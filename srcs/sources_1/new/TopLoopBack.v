==> flow/design.v <==
`timescale 1ns / 1ps
module TopLoopBack(
    input sys_clk,
    input sw_0,
    input RsRx,
    output RsTx
    );
    parameter s_idle = 0;
    parameter s_wait_count = 1;
    parameter s_transmit = 2;
    parameter s_transmit2 = 3;
    parameter CHR_LENGTH = 8680;  
    integer cycle_count;
    reg [7:0] done_count;
    reg uart_tx_enable = 0;
    wire [7:0] w_uart_rx_out;
    reg  [7:0] uart_tx_in = 0;
    wire w_tx_done;
    reg [3:0] state;
    uart_tx UART_md(
    .clock(sys_clk),
    .reset(sw_0),
    .enable(uart_tx_enable),
    .in_Byte(uart_tx_in),
    .r_done(w_tx_done),
    .serial_out(RsTx)
    );
    wire w_rx_done;
    uart_rx UartReciever(
    .clock(sys_clk),
    .reset(sw_0),
    .serial_in(RsRx),
    .o_Byte(w_uart_rx_out),
    .o_done(w_rx_done)
    );
    always @(posedge sys_clk) begin
        if(!sw_0) begin
            uart_tx_enable <= 0;
            uart_tx_in <= 0;
            state <= s_idle;
            cycle_count <= 0;
            done_count <= 0;
        end else begin
            case(state)
                s_idle : begin
                    if(RsRx == 1'b0) begin  
                        state <= s_wait_count;
                    end
                end
                s_wait_count : begin
                    if (cycle_count < (CHR_LENGTH - 1)) begin
                        if (w_rx_done) begin
                           done_count <= done_count + 1; 
                        end
                        cycle_count <= cycle_count + 1;
                    end else begin
                        state <= s_transmit;
                    end
                end
                s_transmit : begin
                    uart_tx_enable <= 1;
                    uart_tx_in <= w_uart_rx_out;
                    state <= s_transmit2;
                end
                s_transmit2 : begin
                    uart_tx_enable <= 0;
                end
                default : begin
                    state <= s_idle;
                end
            endcase 
        end
    end
endmodule
`timescale 1ns / 1ps
module uart_rx
    #(parameter CLKS_PER_BIT = 868)
    (
    input clock,
    input reset,
    input serial_in,
    output [7:0] o_Byte,
    output o_done,
    output reg [2:0] state
    );
    localparam s_idle = 3'b000;  
    localparam s_start_bit = 3'b001;
    localparam s_data_bits = 3'b010;
    localparam s_stop_bit = 3'b011;
    localparam s_cleanup = 3'b111;
    reg data = 1'b1;
    integer clock_count = 0;
    integer data_value = 0;
    reg[2:0] bit_index = 0;
    reg[7:0] r_Byte = 0;
    reg r_done = 0;
    always @(posedge clock) begin
        if (!reset) begin
            data <= 1'b1;
            r_done <= 0;
            r_Byte <= 8'b0;
            state <= s_idle;
        end else begin
            data <= serial_in;
            case(state)
                s_idle : begin
                    r_done <= 1'b0;
                    clock_count <= 0;
                    data_value <= 0;
                    bit_index <= 0;
                    if(data == 1'b0) begin  
                        state <= s_start_bit;
                    end else begin
                        state <= s_idle;
                    end
                end
                s_start_bit : begin
                    if (clock_count > (CLKS_PER_BIT - 1)) begin
                        state <= s_data_bits;
                        clock_count <= 0;                            
                    end else begin
                        clock_count <= clock_count +1;
                    end
                end
                 s_data_bits :
                    begin
                        if (clock_count > (CLKS_PER_BIT - 1)) begin
                            if (bit_index == 7) begin
                                state <= s_stop_bit;
                                bit_index <= 0; 
                            end else begin
                                bit_index <= bit_index + 1;
                            end
                            clock_count <= 0;
                            if (data_value > (CLKS_PER_BIT/2)) begin
                                r_Byte[bit_index] <= 1'b1;
                            end else begin
                                r_Byte[bit_index] <= 1'b0;
                            end
                            data_value <= 0;        
                        end else begin
                            clock_count <= clock_count + 1;
                            if (data) begin
                                data_value <= data_value + 1;
                            end
                        end
                    end
                s_stop_bit : begin
                    clock_count <= clock_count + 1;
                    if ((clock_count > (CLKS_PER_BIT/2) && !data) ||
                        (clock_count > (CLKS_PER_BIT -1))) begin
                        r_done <= 1'b1;
                        state <= s_cleanup;                      
                    end
                end
                s_cleanup : begin
                        state <=  s_idle;
                        r_done <= 1'b0;
                    end
                    default :
                        state <= s_idle;
                endcase
            end
        end
       assign o_done = r_done;
       assign o_Byte = r_Byte;     
endmodule
`timescale 1ns / 1ps
module uart_tx
    #(parameter CLKS_PER_BIT = 868)
    (
    input clock, 
    input enable,
    input reset,
    input [7:0] in_Byte,
    output reg r_done,
    output reg serial_out  
    );
    localparam s_idle = 3'b000;
    localparam s_enable = 3'b001;
    localparam s_start_bit = 3'b010;
    localparam s_data_bits = 3'b011;
    localparam s_stop_bit = 3'b100;
    localparam s_cleanup = 3'b101;
    localparam s_cleanup2 = 3'b110;
    reg [2:0] main_state = 0;
    integer clock_count = 0;
    reg [2:0] bit_index = 0;
    reg [7:0] r_data = 0;
    always @ (posedge clock) begin
        if (!reset) begin  
            main_state <= s_idle;
            serial_out <= 1'b1;
            r_done <= 1'b0;
            clock_count <= 0;
            bit_index <= 0;
        end else begin
            case (main_state)
                s_idle:
                begin
                    serial_out <= 1'b1;
                    r_done <= 1'b0;
                    clock_count <= 0;
                    bit_index <= 0;
                    if (enable) begin
                        main_state <= s_enable; 
                        end 
                    else begin
                        main_state <= s_idle;
                        end        
                    end   
                s_enable:
                begin
                        main_state <= s_start_bit;
                        r_data <= in_Byte;  
                    end
                s_start_bit:
                begin
                serial_out <= 1'b0;
                if (clock_count < CLKS_PER_BIT-1)
                    begin
                        clock_count <= clock_count + 1;
                        main_state <= s_start_bit;
                    end 
                else
                    begin
                        clock_count <= 0;
                        main_state <= s_data_bits;
                    end
                end  
                s_data_bits :
                begin
                    serial_out <= r_data[bit_index];
                    if (clock_count < CLKS_PER_BIT-1)
                        begin
                           clock_count <= clock_count + 1;
                           main_state <= s_data_bits; 
                        end     
                    else
                        begin
                        clock_count <= 0;
                        if (bit_index < 7)
                            begin
                                bit_index <= bit_index + 1;
                                main_state <= s_data_bits;
                            end
                        else
                            begin
                                bit_index <= 0;
                                main_state <= s_stop_bit;
                            end
                  end
                end  
                s_stop_bit:
                    begin
                        serial_out <= 1'b1;
                        if (clock_count < CLKS_PER_BIT-1)
                            begin
                               clock_count <= clock_count + 1;
                               main_state <= s_stop_bit;
                            end 
                        else
                            begin
                                r_done = 1'b1;
                                clock_count <= 0;
                                main_state <= s_cleanup;
                            end
                    end  
                s_cleanup:
                    begin
                        r_done <= 1'b0;
                        main_state <= s_cleanup2;
                    end
                s_cleanup2:
                    begin
                        main_state <= s_idle;
                    end
                default :
                    main_state <= s_idle;
            endcase 
        end           
    end    
endmodule    
# ---- Step by step through the tools: TopLoopBack
# Tool output for the design above, in the order of the flow.
# Lines are those of the file above, counted from 1.
# Operators: Yosys type, input widths -> output width; for muxes data width and select width s.
# The mark -- stands for no value.
dict set report inputs {
  top_module {TopLoopBack}
  clk_port {sys_clk}
  cell_library {sky130hd}
  pvt_corner {tt_025C_1v80}
}

# ---- Word-level counts
# Source: Yosys, flattened and elaborated, memories not mapped. Widths are those after wreduce. Registers that Yosys merges into a memory's read port (data or address) are not register bits. Print and check cells do not count.
dict set report word_totals {
  reg_bits 171
  latch_bits 0
  ram_bits 0
  romBits 0
  clocked_rd_ports_x_width 0
  mem_count 0
}
dict set report classes {
  n_addsub 7
  multipliers 0
  div_mod_pow 0
  n_cmp 6
  equal 20
  n_shift 3
  n_mux 31
  logic 5
  reduce_logical 24
}
# op count
set op_table {}
lappend op_table {{$add 32x2->32 const B} 4}
lappend op_table {{$pmux 32 s2} 2}
lappend op_table {{$mux 32} 4}
lappend op_table {{$pmux 32 s3} 1}
lappend op_table {{$gt 32x10->1 const B} 2}
lappend op_table {{$gt 32x11->1 const B} 1}
lappend op_table {{$lt 32x11->1 const B} 1}
lappend op_table {{$lt 32x15->1 const B} 1}
lappend op_table {{$mux 3} 10}
lappend op_table {{$pmux 3 s6} 1}
lappend op_table {{$shift 1x4->8 const A} 2}
lappend op_table {{$or 8x8->8} 2}
lappend op_table {{$pmux 4 s4} 1}
lappend op_table {{$eq 3x2->1 const B} 4}
lappend op_table {{$pmux 3 s4} 1}
lappend op_table {{$pmux 3 s2} 2}
lappend op_table {{$reduce_and 2->1} 5}
lappend op_table {{$eq 3x3->1 const B} 3}
lappend op_table {{$reduce_and 3->1} 3}
lappend op_table {{$ne 2x1->1 const B} 4}
lappend op_table {{$eq 4x2->1 const B} 2}
lappend op_table {{$reduce_bool 4->1} 2}
lappend op_table {{$shiftx 8x3->1} 1}
lappend op_table {{$and 8x8->8} 1}
lappend op_table {{$not 8->8} 1}
lappend op_table {{$mux 8} 1}
lappend op_table {{$mux 4} 2}
lappend op_table {{$ne 2x2->1 const B} 3}
# Not listed: further kinds 20, cells in them 29.

# ---- Depth
# Yosys ltp: most cells in a row. Word level: on the elaborated netlist, between registers, memories and ports. Mapped: between sequential cells and ports; inverters and the memories' decode and read muxes count.
dict set report logic_depth {
  word_depth 6
  ABC_AREA 0
  depth_mapped 8
  depth_no_buf 8
}

# ---- After synthesis
# Source: synth_stat.txt of the flow (Yosys; design flattened, memories mapped). It holds for the ABC_AREA given above (unset counts as 0); a run with the other value may have another netlist.
# cell_type count area_total_um2
set types {}
lappend types {sky130_fd_sc_hd__edfxtp_1 75 2252.16}
lappend types {sky130_fd_sc_hd__dfxtp_1 98 1.96E+03}
lappend types {sky130_fd_sc_hd__nor2_1 142 533.011}
lappend types {sky130_fd_sc_hd__xnor2_1 51 446.678}
lappend types {sky130_fd_sc_hd__nand2_1 83 311.549}
lappend types {sky130_fd_sc_hd__mux2i_1 30 300.288}
lappend types {sky130_fd_sc_hd__nand3_1 54 270.259}
lappend types {sky130_fd_sc_hd__a21oi_1 48 240.23}
lappend types {sky130_fd_sc_hd__xor2_1 20 175.168}
lappend types {sky130_fd_sc_hd__o21ai_0 34 170.163}
lappend types {sky130_fd_sc_hd__nor4_1 27 168.912}
lappend types {sky130_fd_sc_hd__ha_1 13 162.656}
lappend types {sky130_fd_sc_hd__nand4_1 24 150.144}
lappend types {sky130_fd_sc_hd__nor3_1 28 140.134}
lappend types {sky130_fd_sc_hd__clkbuf_1 31 116.362}
lappend types {sky130_fd_sc_hd__a31oi_1 18 112.608}
lappend types {sky130_fd_sc_hd__and3_1 18 112.608}
lappend types {sky130_fd_sc_hd__inv_1 28 105.101}
# Not listed: further types 46, cells in them 133.
dict set report synth_totals {
  mapped_cells 955
  yosys_area_um2 8793.4
  sequential_area_um2 4214.0
  flip_flops 173
  buf_cells 39
}
# By module: a second synthesis without flattening, with its own total; a netlist apart from the flattened one above.
dict set report hier_totals {
  cells_unflattened 950
  hier_area_um2 8958.6
}
# Rows give one instance, submodules left out.
# module instances cells area_um2 seq_area_um2
set by_module {}
lappend by_module {uart_rx 1 440 4459.3 2272.2}
lappend by_module {uart_tx 1 267 2472.4 1041.0}
lappend by_module {TopLoopBack 1 243 2026.9 900.9}

# ---- Worst setup path after synthesis
# Source: OpenSTA report_checks on the synthesized netlist (no wires, ideal clock, input and output delay 20% of the period each), path of least setup slack; recovery checks are left aside. Register names are those of the netlist, which keeps one name where synthesis merged equal registers.
dict set report synth_path {
  path_kind {input -> register}
  from {input sw_0}
  to {register UartReciever.data_value[0]}
  tclk_ps 4130
  setup_time_ps 421
  t_first_pin_ps 826
  t_arrival_ps 3179
  required_time_ps 3709
  slack_ps 530
  delay_ps 2774
  stages 5
  n_path_buf 3
  period_less_setup_slack_ps 3600
}
# "delay_ps" is the arrival time less input delay plus setup time.
# "stages" counts driving pins, that of a launching flip-flop among them; a cell with two outputs on the path counts twice.
# "period_less_setup_slack_ps" = period - worst setup slack (recovery checks aside). The figure is calculated, with input and output delays left at 20% of the set period.
# Between the ends stands the longest chain of elaborated cells between them, by number of cells; it is not shown to be the way that was timed. Of several equally long chains one is given.
# Each line given opens the expression or statement behind the cell; cells for indexed reads and writes are added by Yosys, which also makes memories of some case tables.
# At most two assigning lines are given for a register; there are more.
dict set report synth_via {
  cell_sequence {sky130_fd_sc_hd__clkbuf_1 sky130_fd_sc_hd__clkbuf_1 sky130_fd_sc_hd__clkbuf_1 sky130_fd_sc_hd__o21ai_0 sky130_fd_sc_hd__nor2_1}
  elab_chain_len 1
  cells_between 1
  cone_lines 0
  classes_between {reduce/logical: 1}
}
# element line
set synth_lines {}
lappend synth_lines {{from (decl)} 4} ;# input sw_0,
lappend synth_lines {{$reduce_and 3->1} --}
lappend synth_lines {{to (assign)} 109} ;# data_value <= 0;
lappend synth_lines {{to (assign)} 144} ;# data_value <= data_value + 1;
lappend synth_lines {{to (decl)} 93} ;# integer data_value = 0;

# ---- Worst path after layout
# From the final timing report of flow run A: the path of least setup slack in the routed layout; clock arrival at registers is part of the times.
# The path's times are printed in steps of 10 ps; the period is the one set.
dict set report layout_path {
  path_kind {input -> register}
  from {input sw_0}
  to {register UART_md.clock_count[24]}
  tclk_ps 4570
  setup_time_ps 70
  t_first_pin_ps 910
  t_arrival_ps 3150
  required_time_ps 4930
  slack_ps 1780
  stages 6
  n_path_buf 2
}
# At most two assigning lines are given for a register; there are more.
dict set report layout_via {
  cell_sequence {sky130_fd_sc_hd__clkdlybuf4s50_1 sky130_fd_sc_hd__nand2_1 sky130_fd_sc_hd__nor2_2 sky130_fd_sc_hd__buf_4 sky130_fd_sc_hd__o21ai_0 sky130_fd_sc_hd__a31oi_1}
}
# element line
set layout_lines {}
lappend layout_lines {{from (decl)} 4} ;# input sw_0,
lappend layout_lines {{to (assign)} 222} ;# clock_count <= clock_count + 1;
lappend layout_lines {{to (assign)} 236} ;# clock_count <= clock_count + 1;
lappend layout_lines {{to (decl)} 187} ;# integer clock_count = 0;
# Chain of elaborated cells between the ends: none given.

Below are 2 stored runs of the flow (Yosys, OpenROAD; platform sky130hd) on TopLoopBack, each with its settings and what was measured, unordered. Constraints: input delay and output delay 20% of the set period each, output load 0.01 pF.
"period_less_ws_ps" is the run's clock period less its worst setup slack. It is reckoned from that one timing run; input and output delays stay at 20% of the period that was set.
"worst_path_ps": the worst setup path's part of the clock period (all of it between registers, 20% less for each end at a port) less its slack. A launch clock that arrives late makes it longer, a capture clock that arrives late makes it shorter.
By "power_total_mw" is meant OpenSTA's value without simulated activity: inputs other than the clock are taken to toggle once in ten clock periods, and the tool carries that through the logic.
"worst_path_ps" is given in steps of 10 ps.

# flow run A
==> flow/run.sh <==
#!/bin/bash
# the make line also repeats the synthesis and layout settings of config.mk as NAME=value (left out here)
make -C /OpenROAD-flow-scripts/flow DESIGN_CONFIG=/design/flow/config.mk WORK_HOME=/design/flow/orfs CLKGATE_MAP_FILE= finish
==> flow/config.mk <==
export PLATFORM = sky130hd
export DESIGN_NAME = TopLoopBack
export DESIGN_NICKNAME = TopLoopBack
export VERILOG_FILES = /design/flow/design.v
export SDC_FILE = /design/flow/constraint.sdc
export NUM_CORES = 4
export LEC_CHECK = 0
export CAP_MARGIN = 25
export CELL_PAD_IN_SITES_DETAIL_PLACEMENT = 1
export CELL_PAD_IN_SITES_GLOBAL_PLACEMENT = 2
export CORE_MARGIN = 2
export CORE_UTILIZATION = 48
export CTS_CLUSTER_DIAMETER = 83
export CTS_CLUSTER_SIZE = 60
export MIN_ROUTING_LAYER = met2
export PLACE_DENSITY_LB_ADDON = 0.07
export SETUP_SLACK_MARGIN = 0.84
export SLEW_MARGIN = 20
export TNS_END_PERCENT = 85
==> flow/constraint.sdc <==
create_clock -name core_clock -period 4.57 [get_ports {sys_clk}]
set_input_delay 0.9140 -clock core_clock [delete_from_list [all_inputs] [get_ports {sys_clk}]]
set_output_delay 0.9140 -clock core_clock [all_outputs]
set_load 0.01 [all_outputs]

==> flow run A: results <==
worst_path_ps=1870
critical_path_kind="input -> register"
finalUtil_frac=0.535
synth_area_um2=8793.4
period_less_ws_ps=2789
final_hold_ws_ps=435
power_total_mw=3.347
worst_setup_slack_ps=1781
total_die_area_um2=19418.4

# flow run B
==> flow/run.sh <==
#!/bin/bash
# the make line also repeats the synthesis and layout settings of config.mk as NAME=value (left out here)
make -C /OpenROAD-flow-scripts/flow DESIGN_CONFIG=/design/flow/config.mk WORK_HOME=/design/flow/orfs CLKGATE_MAP_FILE= finish
==> flow/config.mk <==
export PLATFORM = sky130hd
export DESIGN_NAME = TopLoopBack
export DESIGN_NICKNAME = TopLoopBack
export VERILOG_FILES = /design/flow/design.v
export SDC_FILE = /design/flow/constraint.sdc
export NUM_CORES = 4
export LEC_CHECK = 0
export CAP_MARGIN = 20
export CORE_MARGIN = 4
export CORE_UTILIZATION = 26
export CTS_CLUSTER_DIAMETER = 397
export PLACE_DENSITY = 0.64
export SETUP_SLACK_MARGIN = -0.25
export SLEW_MARGIN = 20
==> flow/constraint.sdc <==
create_clock -name core_clock -period 5.97 [get_ports {sys_clk}]
set_input_delay 1.1940 -clock core_clock [delete_from_list [all_inputs] [get_ports {sys_clk}]]
set_output_delay 1.1940 -clock core_clock [all_outputs]
set_load 0.01 [all_outputs]

==> flow run B: results <==
worst_path_ps=2170
critical_path_kind="input -> register"
finalUtil_frac=0.294
synth_area_um2=8793.4
period_less_ws_ps=3367
final_hold_ws_ps=423
power_total_mw=2.458
worst_setup_slack_ps=2603
total_die_area_um2=36827.5
