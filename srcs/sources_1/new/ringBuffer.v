==> flow/design.v <==
`timescale 1ns / 1ps
module ringBuffer(
    input             clk,
    input             rst,
    input      [31:0] mem_DataOut,
    input             mem_done,
    input             exec_done,
    output reg        mem_enable,
    output reg        mem_readWrite,
    output reg [14:0] mem_address,
    output reg [31:0] mem_DataWrite,
    output reg [31:0] dataToInterpreter,
    output reg        exec_sample
    );
    parameter s_idle                     = 0;
    parameter s_check_write_pointer      = 1;
    parameter s_check_write_pointer_wait = 2;
    parameter s_check_readpointer        = 3;
    parameter s_wait_for_mem_write       = 4;
    parameter s_give_exec_data           = 5;
    parameter s_wait_exec_read           = 6;
    parameter s_wait_for_exec            = 7;
    parameter s_update_Pointer           = 8;
    parameter s_wait_for_update          = 9;
    reg [3:0] readPointer  = 0;
    reg [3:0] writePointer = 0;
    integer cycle_count = 0;
    reg [3:0] state = 0;
    always @(posedge clk) begin
        if (!rst) begin
            mem_enable <= 0;    
            readPointer <= 0;
            dataToInterpreter <= 32'b0;
            cycle_count <= 0;
            exec_sample <= 0;
            mem_readWrite <= 1;
        end
        else begin
            case(state)
                s_idle : begin
                    state <= s_check_write_pointer;
                end
                s_check_write_pointer : begin
                    mem_enable <= 1;
                    mem_address <= 15'h0002;
                    mem_readWrite <= 1;  
                    state <= s_check_write_pointer_wait;
                end
                s_check_write_pointer_wait : begin
                    mem_enable <= 0;
                    if (cycle_count < 10) begin  
                        if (mem_done) begin
                            writePointer <= mem_DataOut;
                            cycle_count <= 0;
                            state <= s_check_readpointer;
                        end else begin
                            cycle_count <= cycle_count + 1;
                        end
                    end else begin
                        state <= s_idle;
                        cycle_count <= 0;
                    end
                end
                s_check_readpointer : begin
                    if (readPointer != writePointer) begin  
                        state <= s_wait_for_mem_write;
                        mem_enable <= 1;
                        mem_address <= readPointer + 3 ;  
                    end else begin
                        state <= s_idle;  
                    end
                end
                s_wait_for_mem_write : begin
                mem_enable <= 0;
                    if (mem_done) begin
                        state <= s_give_exec_data;  
                        mem_enable <= 0;
                    end
                end
                s_give_exec_data : begin
                    mem_enable <= 1;
                    mem_readWrite <= 1;  
                    mem_address <= readPointer + 3;
                    state <= s_wait_exec_read;
                end
                s_wait_exec_read : begin
                mem_enable <= 0;
                    if (mem_done) begin
                        dataToInterpreter <= mem_DataOut;
                        exec_sample <= 1;
                        state <= s_wait_for_exec;
                    end
                end
                s_wait_for_exec : begin
                exec_sample <= 0;
                    if (exec_done) begin
                        readPointer <= readPointer + 1;
                        state <= s_update_Pointer;
                    end
                end
                s_update_Pointer : begin
                    mem_enable <= 1;
                    mem_address <= 15'h0001;
                    mem_readWrite <= 0;  
                    mem_DataWrite <= readPointer;
                    state <= s_wait_for_update;
                end
                s_wait_for_update : begin
                mem_enable <= 0;
                    if (mem_done) begin
                        state <= s_idle;
                    end
                end
            endcase
        end
    end
endmodule
# Reports on ringBuffer
# Tool output for the design above, in the order of the flow.
# Line numbers count from 1 in the design file above.
# Library cell names are shortened.
# Not given: n/a
[setup]
design = "ringBuffer"
clock = "clk"
library = "sky130hd"
lib_corner = "tt_025C_1v80"

# Word level
# Counts by Yosys on the flattened word-level netlist (proc, flatten, opt, wreduce; memories kept). Register bits leave out memories and registers merged into their read ports (data or address). Print and check cells are left out. Cells with the same type and inputs are merged into one.
[classes]
n_div = 0
n_addsub = 3
equal = 16
mux = 17
n_shift = 0
bitwise = 0
multipliers = 0
reduce_and_logical = 17
n_cmp = 1
[op_table]
columns = ["op", "n"]
rows = [
  ["32-bit 2-to-1 mux", 2],
  ["15-bit case mux with 4-bit select", 1],
  ["4-bit case mux with 10-bit select", 1],
  ["32-bit by 2-bit adder with 32-bit output (second input constant)", 1],
  ["32-bit by 5-bit less-than comparator with 1-bit output (second input constant)", 1],
  ["4-bit 2-to-1 mux", 6],
  ["4-bit by 3-bit equality test with 1-bit output (second input constant)", 4],
  ["15-bit 2-to-1 mux", 1],
  ["10-bit nonzero test", 1],
  ["2-bit != test (second input constant)", 5],
  ["2-bit AND reduction", 5],
  ["4-bit by 2-bit equality test with 1-bit output (second input constant)", 2],
  ["4-bit equality test (second input constant)", 2],
  ["7-bit AND reduction", 1],
  ["4-bit by 2-bit adder with 5-bit output (second input constant)", 1],
  ["2-bit nonzero test", 2],
  ["4-bit by 1-bit adder with 4-bit output (second input constant)", 1],
  ["4-bit by 1-bit equality test with 1-bit output (second input constant)", 1],
  ["4-bit != test", 1],
  ["4-bit zero test", 1],
  ["4-bit AND reduction", 1],
  ["4-bit nonzero test", 1],
  ["4-bit OR reduction", 1],
  ["1-bit case mux with 2-bit select", 2],
  ["3-bit != test (second input constant)", 1],
  ["3-bit AND reduction", 1],
  ["3-bit nonzero test", 1],
  ["3-bit OR reduction", 1],
]
# Not listed: further kinds 4, cells in them 5.
[word_totals]
out_inout_bits = 82
clocked_rd_ports_x_width = 0
input_bits = 36
regBits = 98
mem_bits_ro = 0
mem_count = 0
latchBits = 0
mem_bits_rw = 0
elab_cells = 64

# Longest topological paths
# Longest topological path by Yosys (ltp), each cell counted once; first at word level (registers and memories cut), then after technology mapping (sequential cells cut; the memories' decode and read muxes count).
[logic_depth]
word_depth = 4
ABC_AREA = 0
ltp_mapped = 9
ltp_nobuf = 7

# After synthesis
# Source: synth_stat.txt of the flow (Yosys; design flattened, memories mapped). It holds for the ABC_AREA given above (unset counts as 0); a run with the other value may have another netlist.
[by_type]
columns = ["type", "n", "type_area_um2"]
rows = [
  ["dfxtp_1", 71, 1.42E+03],
  ["edfxtp_1", 17, 510.49],
  ["nand2_1", 93, 349.085],
  ["buf_4", 39, 292.781],
  ["a21oi_1", 58, 290.278],
  ["nand3_1", 27, 135.13],
  ["a31oi_1", 16, 100.096],
  ["nor2_1", 26, 97.594],
  ["o21ai_0", 19, 95.091],
  ["clkbuf_1", 25, 93.84],
  ["nand4_1", 12, 75.072],
  ["nor3_1", 13, 65.062],
  ["nor4_1", 10, 62.56],
  ["or3_1", 8, 50.048],
  ["or4_1", 6, 45.043],
  ["xnor2_1", 5, 43.792],
  ["xor2_1", 5, 43.792],
  ["mux2i_1", 4, 40.038],
]
# Other cell types: 29; their cells: 59.
[synth_totals]
seqArea_um2 = 1931.9
cells = 513
yosys_area_um2 = 4236.6
n_buf = 68
flip_flops = 88

# Timing after synthesis
# Path of least setup slack by OpenSTA after synthesis, without wires, with an ideal clock, recovery checks aside; 20% of the period is set as input and as output delay. Where synthesis merged equal registers, the netlist keeps one of their names.
[synth_timing]
kind = "register -> register"
startpoint = "reg cycle_count[1]"
endpoint = "reg cycle_count[30]"
path_delay_ps = 2320
setup_ps = 121
clock_period_ps = 2260
path_buffers = 1
stages = 9
t_first_pin_ps = 0
setup_slack_ps = -60
t_required_ps = 2139
arrival_ps = 2199
period_less_setup_slack_ps = 2320
# "path_delay_ps" is the arrival time less input delay plus setup time.
# "stages" counts driving pins, that of a launching flip-flop among them; a cell with two outputs on the path counts twice.
# "period_less_setup_slack_ps" is the clock period less the worst setup slack; recovery checks do not enter. This is arithmetic on one report: input and output delays are still those of the set period (20% each).
# Between the ends stands the longest chain of elaborated cells between them, by number of cells; it is not shown to be the way that was timed. Of several equally long chains one is given.
# Each line given opens the expression or statement behind the cell; cells for indexed reads and writes are added by Yosys, which also makes memories of some case tables.
# A register here has more assigning lines than the two given.
[synth_via]
path_cell_list = "dfxtp_1 > ha_1 > nand3_1 > or3_1 > or2_2 > clkbuf_1 > or4_1 > a21oi_1 > o21ai_0"
elab_chain_cells = 3
cells_between = 4
cone_lines = 3
cone_classes = "1 x add/sub; 1 x compare; 2 x mux"
[synth_rtl]
columns = ["element", "line_no", "text"]
rows = [
  ["start: declaration", 27, "integer cycle_count = 0;"],
  ["start: assignment", 34, "cycle_count <= 0;"],
  ["start: assignment", 57, "cycle_count <= cycle_count + 1;"],
  ["32-bit by 2-bit adder with 32-bit output", 57, ""],
  ["32-bit 2-to-1 mux", 52, "if (mem_done) begin"],
  ["32-bit 2-to-1 mux", 51, "if (cycle_count < 10) begin"],
  ["end: assignment", 54, "cycle_count <= 0;"],
  ["end: assignment", 57, ""],
  ["end: declaration", 27, ""],
]

# Path in the finished layout
# From the final timing report of run 1: the path of least setup slack in the routed layout; clock arrival at registers is part of the times.
# The path's times are printed in steps of 10 ps; the period is the one set.
[layout_timing]
kind = "register -> register"
startpoint = "reg cycle_count[2]"
endpoint = "reg cycle_count[27]"
t_required_ps = 2960
setup_slack_ps = 520
clock_period_ps = 2670
setup_ps = 60
arrival_ps = 2440
t_first_pin_ps = 340
stages = 7
path_buffers = 0
# Between the ends stands the longest chain of elaborated cells between them, by number of cells; it is not shown to be the way that was timed. Of several equally long chains one is given.
# A register here has more assigning lines than the two given.
[layout_via]
path_cell_list = "dfxtp_4 > and4_4 > nand2b_4 > or4_4 > or3_4 > or3_1 > o211ai_2"
elab_chain_cells = 3
cells_between = 4
cone_lines = 3
cone_classes = "1 x add/sub; 1 x compare; 2 x mux"
[layout_rtl]
columns = ["element", "line_no", "text"]
rows = [
  ["start: declaration", 27, "integer cycle_count = 0;"],
  ["start: assignment", 34, "cycle_count <= 0;"],
  ["start: assignment", 57, "cycle_count <= cycle_count + 1;"],
  ["32-bit by 2-bit adder with 32-bit output", 57, ""],
  ["32-bit 2-to-1 mux", 52, "if (mem_done) begin"],
  ["32-bit 2-to-1 mux", 51, "if (cycle_count < 10) begin"],
  ["end: assignment", 54, "cycle_count <= 0;"],
  ["end: assignment", 57, ""],
  ["end: declaration", 27, ""],
]

Add stored flow runs of ringBuffer

Stored flow runs of ringBuffer (2 of them; Yosys, OpenROAD, sky130hd). They differ in their settings and are not a sequence. Constraints: input delay and output delay 20% of the set period each, output load 0.01 pF.
"achievedPeriod_ps": clock period set for the run, less the worst setup slack. It is reckoned from that one timing run; input and output delays stay at 20% of the period that was set.
"critical_path_time_ps" is the time allowed to the run's worst setup path (the clock period less input and output delay, where it has them) less its slack. Clock arrival times count: a late capture clock shortens it, a late launch clock lengthens it.
By "power.total_mw" is meant OpenSTA's value without simulated activity: inputs other than the clock are taken to toggle once in ten clock periods, and the tool carries that through the logic.
"critical_path_time_ps" is known to 10 ps.

# run 1
==> flow/run.sh <==
#!/bin/bash
# the make line also repeats the synthesis and layout settings of config.mk as NAME=value (left out here)
make -C /OpenROAD-flow-scripts/flow DESIGN_CONFIG=/design/flow/config.mk WORK_HOME=/design/flow/orfs CLKGATE_MAP_FILE= finish
==> flow/config.mk <==
export PLATFORM = sky130hd
export DESIGN_NAME = ringBuffer
export DESIGN_NICKNAME = ringBuffer
export VERILOG_FILES = /design/flow/design.v
export SDC_FILE = /design/flow/constraint.sdc
export NUM_CORES = 4
export LEC_CHECK = 0
export CAP_MARGIN = 20
export CORE_ASPECT_RATIO = 0.76
export CORE_MARGIN = 2
export CORE_UTILIZATION = 57
export GPL_ROUTABILITY_DRIVEN = 1
export GPL_TIMING_DRIVEN = 1
export SETUP_SLACK_MARGIN = 0.55
export SLEW_MARGIN = 20
==> flow/constraint.sdc <==
create_clock -name core_clock -period 2.67 [get_ports {clk}]
set_input_delay 0.5340 -clock core_clock [delete_from_list [all_inputs] [get_ports {clk}]]
set_output_delay 0.5340 -clock core_clock [all_outputs]
set_load 0.01 [all_outputs]

==> run 1: results <==
fin_hold_ws_ps=457
setup_ws_ps=520
setup_tns_ps=0
stdcell_area_um2=5425.2
power.total_mw=2.472
post_synth_area_um2=4236.6
critical_path_time_ps=2150
worstPathKind="register -> register"
finalUtil_pct=75.0
total_die_area_um2=8144.8
achievedPeriod_ps=2150

# run 2
==> flow/run.sh <==
#!/bin/bash
# the make line also repeats the synthesis and layout settings of config.mk as NAME=value (left out here)
make -C /OpenROAD-flow-scripts/flow DESIGN_CONFIG=/design/flow/config.mk WORK_HOME=/design/flow/orfs CLKGATE_MAP_FILE= finish
==> flow/config.mk <==
export PLATFORM = sky130hd
export DESIGN_NAME = ringBuffer
export DESIGN_NICKNAME = ringBuffer
export VERILOG_FILES = /design/flow/design.v
export SDC_FILE = /design/flow/constraint.sdc
export NUM_CORES = 4
export LEC_CHECK = 0
export CAP_MARGIN = 20
export CORE_MARGIN = 2
export CORE_UTILIZATION = 45
export SLEW_MARGIN = 20
==> flow/constraint.sdc <==
create_clock -name core_clock -period 2.9 [get_ports {clk}]
set_input_delay 0.5800 -clock core_clock [delete_from_list [all_inputs] [get_ports {clk}]]
set_output_delay 0.5800 -clock core_clock [all_outputs]
set_load 0.01 [all_outputs]

==> run 2: results <==
fin_hold_ws_ps=457
setup_ws_ps=371
setup_tns_ps=0
stdcell_area_um2=5196.2
power.total_mw=2.314
post_synth_area_um2=4236.6
critical_path_time_ps=2530
worstPathKind="register -> register"
finalUtil_pct=56.5
total_die_area_um2=10207.1
achievedPeriod_ps=2529
